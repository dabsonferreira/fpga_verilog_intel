==> flow/design.v <==
module semaforo(
					input rst, clk,
					input [1:0] corInicial_Carros_av1, 
					output reg [1:0] out,
					output reg [1:0] c1, c2,
					output reg p1, p2  
					);
reg a_verde, a_amarelo, a_vermelho;	 
parameter entrada0 = 2'b11, entrada1 = 2'b10, entrada2 = 2'b00, entrada3 = 2'b01;
reg [5:0]verde; reg [4:0] vermelho; reg [3:0] amarelo; 
reg [1:0] state;  
parameter s0 = 2'd0 , s1 = 2'd1, s2 = 2'd2, s3 = 2'd3;
always @ (posedge clk or posedge rst)
begin
	if (rst)
	begin
		state <= s0;
		c1 = 2'd0; c2 = c1; p1 = 1'd0; p2 = p1; 
	end
	else 
	begin
			case (corInicial_Carros_av1)
				entrada0:
					state = s0;				
				entrada1:
					state = s1;
				entrada2:
					state = s2;
				entrada3:
					state = s3;
			endcase;
			case (state)
					 s0: 
					 begin
						a_vermelho = 0;
						c1 <= 2'b11;
						p1 <= 1'b0;
						c2 <= 2'b00;
						p2 <= 1'b1;
						if (verde != 5'd30)  
						begin	
							verde = 5'd0 + 5'd1;
							a_verde = 0;
						end
						else
						begin
							verde = 5'd0;
							a_verde = 1;
						end
						if (a_verde)
							state <= s1;
						else
							state <= s0;
					 end	
					 s1:
					 begin
						a_verde = 0;
						c1 <= 2'b10;
						p1 <= 1'b0;
						c2 <= 2'b01;
						p2 <= 1'b1;
						if (amarelo != 3'd5)  
						begin	
							amarelo = 3'd0 + 3'd1;
							a_amarelo = 0;
						end
						else
						begin
							amarelo = 3'd0;
							a_amarelo = 1;
						end
						if (a_amarelo)
							state <= s2;
						else
							state <= s1;
					 end		
					 s2:
					 begin
						a_amarelo = 0;
						c1 <= 2'b00;
						p1 <= 1'b1;
						c2 <= 2'b11;
						p2 <= 1'b0;
						if (verde != 5'd30)  
						begin	
							verde = 5'd0 + 5'd1;
							a_verde = 0;
						end
						else
						begin
							verde = 5'd0;
							a_verde = 1;
						end
						if (a_verde)
							state <= s1;
						else
							state <= s3;
					  end
					 s3:
					 begin
						a_verde = 0;		 
						c1 <= 2'b01;
						p1 <= 1'b1;
						c2 <= 2'b10;
						p2 <= 1'b0;
						if (vermelho != 4'd15)  
						begin	
							vermelho = 4'd0 + 4'd1;
							a_vermelho = 0;
						end
						else
						begin
							vermelho = 4'd0;
							a_vermelho = 1;
						end
						if (a_vermelho)
							state <= s0;
						else
							state <= s3;
					 end		
				endcase
	end
end
always @ (state)
begin
	case (state)
	s0: out = 2'b11; 
	s1: out = 2'b10; 
	s2: out = 2'b11; 
	s3: out = 2'b01; 
	endcase
end
endmodule 
# Tool chain data of semaforo
# What the tools print for semaforo, step after step.
# Line numbers count from 1 in the design file above.
# Operators carry their Yosys type and port widths (W data, S select, Z words).
# Not given: n/a
[inputs]
top_module = "semaforo"
clock = "clk"
cell_library = "sky130hd"
corner = "tt_025C_1v80"

# After elaboration
# Yosys after proc, flatten, opt, wreduce and memory -nomap, before mapping. Memory bits, and registers merged into a memory's read port (data or address), are not among the register bits. Print and check cells are not counted. Equal cells are merged and count once.
[classes]
div = 0
cmp = 0
n_shift = 0
logic = 4
muxes = 24
n_addsub = 0
multipliers = 0
n_eq = 12
reduce_logical = 13
[ops]
columns = ["cell", "count"]
rows = [
  ["$pmux W2 S4", 4],
  ["$eq A2 B2 Y1 const B", 6],
  ["$mux W1", 11],
  ["$reduce_or A2 Y1", 5],
  ["$eq A2 B1 Y1 const B", 3],
  ["$logic_not A2 Y1", 3],
  ["$reduce_and A2 Y1", 3],
  ["$reduce_or A3 Y1", 2],
  ["$ne A6 B5 Y1 const B", 1],
  ["$pmux W2 S3", 1],
  ["$mux W6", 1],
  ["$mux W2", 3],
  ["$ne A5 B4 Y1 const B", 1],
  ["$mux W5", 1],
  ["$not A1 Y1", 4],
  ["$ne A4 B3 Y1 const B", 1],
  ["$mux W4", 1],
  ["$pmux W1 S2", 2],
]
[bits]
n_memories = 0
ramBits = 0
ff_bits = 23
word_cells = 61
romBits = 0
clocked_rd_ports_x_width = 0
input_bits = 4
output_inout_bits = 8
latch_bits = 0

# Depth
# Longest topological path by Yosys (ltp), each cell counted once; first at word level (registers and memories cut), then after technology mapping (sequential cells cut; the memories' decode and read muxes count).
[logic_depth]
ltp_word = 6
abc_area = 0
ltp_mapped = 4
ltp_nobuf = 4

# Synthesis result
# The flow's flattened synthesis, as Yosys stat reports it; memories are mapped. The netlist is that of the ABC_AREA named above (0 if unset); the other value can give another one.
# Totals and module areas in this step are rounded.
[mapped]
buffers = 0
mapped_cells = 47
synth_area_um2 = 566
flip_flops = 15
[types]
columns = ["type", "count", "type_area_um2"]
rows = [
  ["sky130_fd_sc_hd__dfrtp_1", 8, 200.192],
  ["sky130_fd_sc_hd__dfxtp_1", 6, 120.115],
  ["sky130_fd_sc_hd__ha_1", 5, 62.56],
  ["sky130_fd_sc_hd__dfstp_2", 1, 26.275],
  ["sky130_fd_sc_hd__inv_1", 5, 18.768],
  ["sky130_fd_sc_hd__or2_2", 3, 18.768],
  ["sky130_fd_sc_hd__o21ai_0", 3, 15.014],
  ["sky130_fd_sc_hd__o21bai_1", 2, 15.014],
  ["sky130_fd_sc_hd__nand2b_1", 2, 12.512],
  ["sky130_fd_sc_hd__xnor2_1", 1, 8.758],
  ["sky130_fd_sc_hd__a21boi_0", 1, 7.507],
  ["sky130_fd_sc_hd__a21o_1", 1, 7.507],
  ["sky130_fd_sc_hd__nand2_1", 2, 7.507],
  ["sky130_fd_sc_hd__nor3b_1", 1, 7.507],
  ["sky130_fd_sc_hd__o21a_1", 1, 7.507],
  ["sky130_fd_sc_hd__o31ai_1", 1, 7.507],
  ["sky130_fd_sc_hd__and2_1", 1, 6.256],
  ["sky130_fd_sc_hd__or2_1", 1, 6.256],
]
# Other cell types: 2; their cells: 2.

# Path before layout
# Path of least setup slack by OpenSTA after synthesis, without wires, with an ideal clock, recovery checks aside; 20% of the period is set as input and as output delay. Where synthesis merged equal registers, the netlist keeps one of their names.
[synth_path]
kind = "register to output"
from = "register state"
to = "output port out[0]"
clock_period_ns = 1.8
path_slack_ns = 0.681
path_delay_ns = 0.759
arrival_ns = 0.759
required_time_ns = 1.440
out_delay_ns = 0.360
t_first_pin_ns = 0.000
driving_pins = 2
period_less_setup_slack_ns = 1.119
# "path_delay_ns" = arrival - input delay + setup time.
# At an output port there is no setup time.
# "driving_pins" counts driving pins, that of a launching flip-flop among them; a cell with two outputs on the path counts twice.
# "period_less_setup_slack_ns" = period - worst setup slack (recovery checks aside). The figure is calculated, with input and output delays left at 20% of the set period.
# Where an end lacks its bit number, it is one bit of the signal, or one of the new flip-flops if synthesis recoded a state register.
# The rows between start and end are the longest chain of elaborated cells between them; the timing report does not say that the signal goes this way. Where chains are equally long, one stands for them.
# Each line given opens the expression or statement behind the cell; cells for indexed reads and writes are added by Yosys, which also makes memories of some case tables.
# A register here has more assigning lines than the two given.
[synth_via]
cell_sequence = "sky130_fd_sc_hd__dfrtp_1 sky130_fd_sc_hd__or3_1"
elab_chain_cells = 3
cells_between = 6
lines_between = 1
[synth_lines]
columns = ["item", "line_no", "source"]
rows = [
  ["from (decl)", 11, "reg [1:0] state;"],
  ["from (assign)", 17, "state <= s0;"],
  ["from (assign)", 24, "state = s0;"],
  ["$eq A2 B2 Y1", 126, "case (state)"],
  ["$reduce_or A2 Y1", "n/a", ""],
  ["$pmux W2 S3", 126, ""],
  ["to (decl)", 4, "output reg [1:0] out,"],
]

# Path in the finished layout
# From the final timing report of entry B: the path of least setup slack in the routed layout; clock arrival at registers is part of the times.
[layout_path]
kind = "register to output"
from = "register state"
to = "output port out[0]"
t_first_pin_ns = 0.28
arrival_ns = 1.16
driving_pins = 3
clock_period_ns = 0.721
path_slack_ns = -0.58
out_delay_ns = 0.14
required_time_ns = 0.58
# Where an end lacks its bit number, it is one bit of the signal, or one of the new flip-flops if synthesis recoded a state register.
# A register here has more assigning lines than the two given.
[layout_via]
cell_sequence = "sky130_fd_sc_hd__dfstp_2 sky130_fd_sc_hd__or3_4 sky130_fd_sc_hd__buf_6"
[layout_lines]
columns = ["item", "line_no", "source"]
rows = [
  ["from (decl)", 11, "reg [1:0] state;"],
  ["from (assign)", 17, "state <= s0;"],
  ["from (assign)", 24, "state = s0;"],
  ["to (decl)", 4, "output reg [1:0] out,"],
]
# No chain of elaborated cells between the ends is given.

# Below are 2 stored runs of the flow (Yosys, OpenROAD; platform sky130hd) on semaforo, each with its settings and what was measured, unordered. Constraints: input delay and output delay 20% of the set period each, output load 0.01 pF.
# By "clock_period_reached_ns" is meant the clock period of the run minus its worst setup slack. This is arithmetic on one report: input and output delays are still those of the set period (20% each).
# "timing.worst_path_ns" means the part of the period allowed to the worst setup path (the constraints hold back 20% at inputs and 20% at outputs) less its slack; where the path has registers, the arrival times of their clocks count too.
# The results are shown rounded.

[[run]]
name = "entry A"
[run.settings]
period_ns = 0.758
CORE_UTILIZATION = 61
SETUP_SLACK_MARGIN = 0.16
PLACE_DENSITY = 0.6
HOLD_SLACK_MARGIN = 0.19
CORE_ASPECT_RATIO = 1.62
CELL_PAD_IN_SITES_GLOBAL_PLACEMENT = 1
GPL_TIMING_DRIVEN = 0
GPL_ROUTABILITY_DRIVEN = 1
CAP_MARGIN = 20
CORE_MARGIN = 2
SLEW_MARGIN = 20
[run.results]
outcome = "no final report: floorplanning broke off with PDN-0185"

[[run]]
name = "entry B"
[run.settings]
period_ns = 0.721
CAP_MARGIN = 20
CORE_MARGIN = 2
CORE_UTILIZATION = 40
SLEW_MARGIN = 20
[run.results]
clock_period_reached_ns = 1.301
ys_area_um2 = 566
tns_setup_ns = -2.19
layout_stdcell_area_um2 = 788
timing.worst_path_ns = 1.16
worstPathKind = "register to output"
worstSetupSlack_ns = -0.580
hold_ws_ns = 0.192
die_area_um2 = 1730
